==> flow/design.v <==
module seg7 (
    input wire [3:0] counter,
    output reg [6:0] segments
);
    always @(*) begin
        case(counter)
            0:  segments = 7'b0111111;
            1:  segments = 7'b0000110;
            2:  segments = 7'b1011011;
            3:  segments = 7'b1001111;
            4:  segments = 7'b1100110;
            5:  segments = 7'b1101101;
            6:  segments = 7'b1111101;
            7:  segments = 7'b0000111;
            8:  segments = 7'b1111111;
            9:  segments = 7'b1101111;
            10: segments = 7'b1110111;
            11: segments = 7'b1111100;
            12: segments = 7'b0111001;
            13: segments = 7'b1011110;
            14: segments = 7'b1111001;
            15: segments = 7'b1110001;
	    default:
                segments = 7'b0000000;
        endcase
    end
endmodule
`default_nettype none
module tt_um_fpga_hdl_demo #( parameter MAX_COUNT = 24'd10_000_000 ) (
    input  wire [7:0] ui_in,     
    output wire [7:0] uo_out,    
    input  wire       ena,       
    input  wire       clk,       
    input  wire       rst_n      
);
    wire reset = ! rst_n;
    wire [6:0] led_out;
    assign uo_out[6:0] = led_out;
    assign uo_out[7] = 1'b0;
    reg [23:0] second_counter;
    reg [3:0] digit;
    wire [23:0] compare = ui_in == 0 ? MAX_COUNT: {6'b0, ui_in[7:0], 10'b0};
    always @(posedge clk) begin
        if (reset) begin
            second_counter <= 0;
            digit <= 0;
        end else begin
            if (second_counter == compare) begin
                second_counter <= 0;
                digit <= digit + 1'b1;
                if (digit == 9)
                    digit <= 0;
            end else
                second_counter <= second_counter + 1'b1;
        end
    end
    seg7 seg7(.counter(digit), .segments(led_out));
endmodule
* Tool chain data of tt_um_fpga_hdl_demo
Tool output for the design above, in the order of the flow. Line numbers count from 1 in the design file above. Cell names lack the library's common part. The mark n/a stands for no value.
Set-up: design top tt_um_fpga_hdl_demo, clock input clk, standard-cell library sky130hd, library corner tt_025C_1v80

* Word-level counts
Counts by Yosys on the flattened word-level netlist (proc, flatten, opt, wreduce; memories kept). Print and check cells are left out. Cells with the same type and inputs are merged into one. Yosys's memory passes give these memory sizes; they may raise the number of words (mostly to a power of two), join words into wider ones and drop unused or constant bits.
Storage and ports: output and inout port bits 8, flip-flop bits (word level) 28, memories kept 1, elaborated cells 14, ROM bits 112, word width x clocked read ports 7, bits of input ports 11
Memories:
- (name not given) | words 16, bits a word 7, read ports 1, write ports 0, line 6 | case(counter)
Operators by class: equality and inequality tests 2, bitwise operators 1, $add $sub $neg 2, multiplexer cells 4, reduce/logical cells 2
Operators by type and width (number):
- 24-bit by 1-bit adder with 24-bit output with constant B | 1
- 24-bit == test | 1
- 24-bit 2-to-1 mux | 1
- 4-bit 2-to-1 mux | 3
- 8-bit logical NOT | 1
- 4-bit by 1-bit adder with 4-bit output with constant B | 1
- 4-bit == test with constant B | 1
- 2-bit OR reduction | 1
- 1-bit NOT | 1

* Logic depth
Longest topological path by Yosys (ltp), each cell counted once; first at word level (registers and memories cut), then after technology mapping (sequential cells cut; the memories' decode and read muxes count).
Depth: word-level depth 5, ABC_AREA 0, gate-level depth with buffers 15, mapped depth without buffers 15

* After synthesis
Source: synth_stat.txt of the flow (Yosys; design flattened, memories mapped). It holds for the ABC_AREA given above (unset counts as 0); a run with the other value may have another netlist. Totals and module areas in this step are rounded.
Synthesis totals: mapped flip-flops 35, synthesis area 1960 sq um, cell count 229, sequential part of the area 701 sq um, buffers 7
Cells by type:
- dfxtp_1 | number 35, total area 700.672 sq um
- nor2_1 | number 35, total area 131.376 sq um
- xnor2_1 | number 14, total area 122.618 sq um
- xor2_1 | number 14, total area 122.618 sq um
- ha_1 | number 9, total area 112.608 sq um
- inv_1 | number 15, total area 56.304 sq um
- nand3_1 | number 11, total area 55.053 sq um
- nand2_1 | number 14, total area 52.55 sq um
- mux2i_1 | number 5, total area 50.048 sq um
- nand4_1 | number 8, total area 50.048 sq um
- and3_1 | number 6, total area 37.536 sq um
- nor3_1 | number 6, total area 30.029 sq um
- o21a_1 | number 4, total area 30.029 sq um
- nand4b_1 | number 3, total area 26.275 sq um
- clkbuf_1 | number 6, total area 22.522 sq um
- nor4_4 | number 1, total area 21.27 sq um
- a21oi_1 | number 4, total area 20.019 sq um
- and2_1 | number 3, total area 18.768 sq um
Not listed: further types 27, cells in them 36. The figures by module come from a second, unflattened synthesis with its own total; it is not the netlist above.
Second synthesis, totals: cell total of the unflattened synthesis 214, area total of the unflattened synthesis 1750 sq um
Each row is one instance without its submodules.
By module:
- tt_um_fpga_hdl_demo | cells 181, times used 1, area 1460 sq um, seq. area 561 sq um
- seg7 | cells 33, times used 1, area 288 sq um, seq. area 0.0 sq um

* Worst setup path after synthesis
Path of least setup slack by OpenSTA after synthesis, without wires, with an ideal clock, recovery checks aside; 20% of the period is set as input and as output delay. Where synthesis merged equal registers, the netlist keeps one of their names.
Path after synthesis: kind input-to-reg, start input port ui_in[2], end register (name not given), setup time 0.120 ns, data arrival time 3.318 ns, time at the first pin 0.938 ns, buffers on the path 0, driving pins on the path 11, path delay 2.500 ns, external input delay 0.938 ns, period 4.69 ns, data required time 4.570 ns, slack 1.252 ns, synthesis period reached 3.438 ns
"path delay" is the arrival time less input delay plus setup time. "driving pins on the path" counts driving pins, that of a launching flip-flop among them; a cell with two outputs on the path counts twice. "synthesis period reached" is the clock period less the worst setup slack; recovery checks do not enter. This is arithmetic on one report: input and output delays are still those of the set period (20% each). Between the ends stands the longest chain of elaborated cells between them, by number of cells; it is not shown to be the way that was timed. Of several equally long chains one is given. Each line given opens the expression or statement behind the cell; cells for indexed reads and writes are added by Yosys, which also makes memories of some case tables.
Between the ends, after synthesis: cell sequence a2111o_1 -> or4_4 -> nor4_1 -> o21a_1 -> ha_1 -> inv_1 -> nor3_1 -> a21oi_1 -> a211o_1 -> o211ai_1 -> a21oi_1, cells in the longest elaborated chain 5, elaborated cells on any way between the ends 5, RTL lines with such cells 2, classes of those cells eq/ne (1); mux (3); reduce/logical (1)
Ends and longest elaborated chain, after synthesis:
- from (decl) | line 30 | input  wire [7:0] ui_in,
- 8-bit logical NOT | line 42 | wire [23:0] compare = ui_in == 0 ? MAX_COUNT: {6'b0, ui_in[7:0], 10'b0};
- 24-bit 2-to-1 mux | line 42
- 24-bit == test | line 48 | if (second_counter == compare) begin
- 4-bit 2-to-1 mux (2 in a row)

* Worst path after layout
From the final timing report of run 2: the path of least setup slack in the routed layout; clock arrival at registers is part of the times.
Path after layout: kind reg-to-reg, start register second_counter[22], end register (name not given), data required time 2.92 ns, driving pins on the path 12, slack -0.38 ns, time at the first pin 0.28 ns, setup time 0.10 ns, buffers on the path 2, data arrival time 3.30 ns, period 2.74 ns
Between the ends stands the longest chain of elaborated cells between them, by number of cells; it is not shown to be the way that was timed. Of several equally long chains one is given. A register here has more assigning lines than the two given.
Between the ends, after layout: cell sequence dfxtp_2 -> or4_4 -> a2111o_1 -> or4_4 -> nor4_4 -> o21a_2 -> buf_4 -> buf_6 -> inv_1 -> ha_2 -> or3_1 -> o311ai_1, cells in the longest elaborated chain 3, elaborated cells on any way between the ends 3, RTL lines with such cells 1, classes of those cells eq/ne (1); mux (2)
Ends and longest elaborated chain, after layout:
- from (decl) | line 40 | reg [23:0] second_counter;
- from (assign) | line 45 | second_counter <= 0;
- from (assign) | line 54 | second_counter <= second_counter + 1'b1;
- 24-bit == test | line 48 | if (second_counter == compare) begin
- 4-bit 2-to-1 mux (2 in a row)

# Flow runs of tt_um_fpga_hdl_demo

Measured results for tt_um_fpga_hdl_demo: 2 stored runs of the Yosys and OpenROAD flow on sky130hd. The settings differ; the order carries no meaning. The constraints put input and output delay at 20% of the set period each and load the outputs with 0.01 pF.
"clock period achieved" means the clock period less the worst setup slack. The figure is calculated, with input and output delays left at 20% of the set period.
"total power of the final layout": no workload was simulated; the value follows from the tool's default switching activity.
Measured values are rounded.

[run 1] flow files
==> flow/run.sh <==
#!/bin/bash
# the make line also repeats the synthesis and layout settings of config.mk as NAME=value (left out here)
make -C /OpenROAD-flow-scripts/flow DESIGN_CONFIG=/design/flow/config.mk WORK_HOME=/design/flow/orfs CLKGATE_MAP_FILE= finish
==> flow/config.mk <==
export PLATFORM = sky130hd
export DESIGN_NAME = tt_um_fpga_hdl_demo
export DESIGN_NICKNAME = tt_um_fpga_hdl_demo
export VERILOG_FILES = /design/flow/design.v
export SDC_FILE = /design/flow/constraint.sdc
export NUM_CORES = 4
export LEC_CHECK = 0
export CAP_MARGIN = 20
export CELL_PAD_IN_SITES_DETAIL_PLACEMENT = 1
export CELL_PAD_IN_SITES_GLOBAL_PLACEMENT = 3
export CORE_ASPECT_RATIO = 1.28
export CORE_MARGIN = 2
export CORE_UTILIZATION = 67
export MAX_ROUTING_LAYER = met4
export PLACE_DENSITY_LB_ADDON = 0.23
export SLEW_MARGIN = 20
export TNS_END_PERCENT = 70
==> flow/constraint.sdc <==
create_clock -name core_clock -period 5.51 [get_ports {clk}]
set_input_delay 1.1020 -clock core_clock [delete_from_list [all_inputs] [get_ports {clk}]]
set_output_delay 1.1020 -clock core_clock [all_outputs]
set_load 0.01 [all_outputs]

[run 1] result: did not finish, placement stopped with FLW-0024

[run 2] flow files
==> flow/run.sh <==
#!/bin/bash
# the make line also repeats the synthesis and layout settings of config.mk as NAME=value (left out here)
make -C /OpenROAD-flow-scripts/flow DESIGN_CONFIG=/design/flow/config.mk WORK_HOME=/design/flow/orfs CLKGATE_MAP_FILE= finish
==> flow/config.mk <==
export PLATFORM = sky130hd
export DESIGN_NAME = tt_um_fpga_hdl_demo
export DESIGN_NICKNAME = tt_um_fpga_hdl_demo
export VERILOG_FILES = /design/flow/design.v
export SDC_FILE = /design/flow/constraint.sdc
export NUM_CORES = 4
export LEC_CHECK = 0
export CAP_MARGIN = 25
export CELL_PAD_IN_SITES_GLOBAL_PLACEMENT = 1
export CORE_ASPECT_RATIO = 0.51
export CORE_MARGIN = 2
export CORE_UTILIZATION = 56
export GPL_ROUTABILITY_DRIVEN = 1
export PLACE_DENSITY_LB_ADDON = 0.03
export SETUP_SLACK_MARGIN = -0.14
export SLEW_MARGIN = 20
==> flow/constraint.sdc <==
create_clock -name core_clock -period 2.74 [get_ports {clk}]
set_input_delay 0.5480 -clock core_clock [delete_from_list [all_inputs] [get_ports {clk}]]
set_output_delay 0.5480 -clock core_clock [all_outputs]
set_load 0.01 [all_outputs]

[run 2] result: chip area after synthesis (Yosys) 1,960 sq um; area of the die 4,010 sq um; standard-cell area of the final layout 2,850 sq um; smallest setup slack -0.378 ns; total power of the final layout 1.08 mW; clock period achieved 3.118 ns
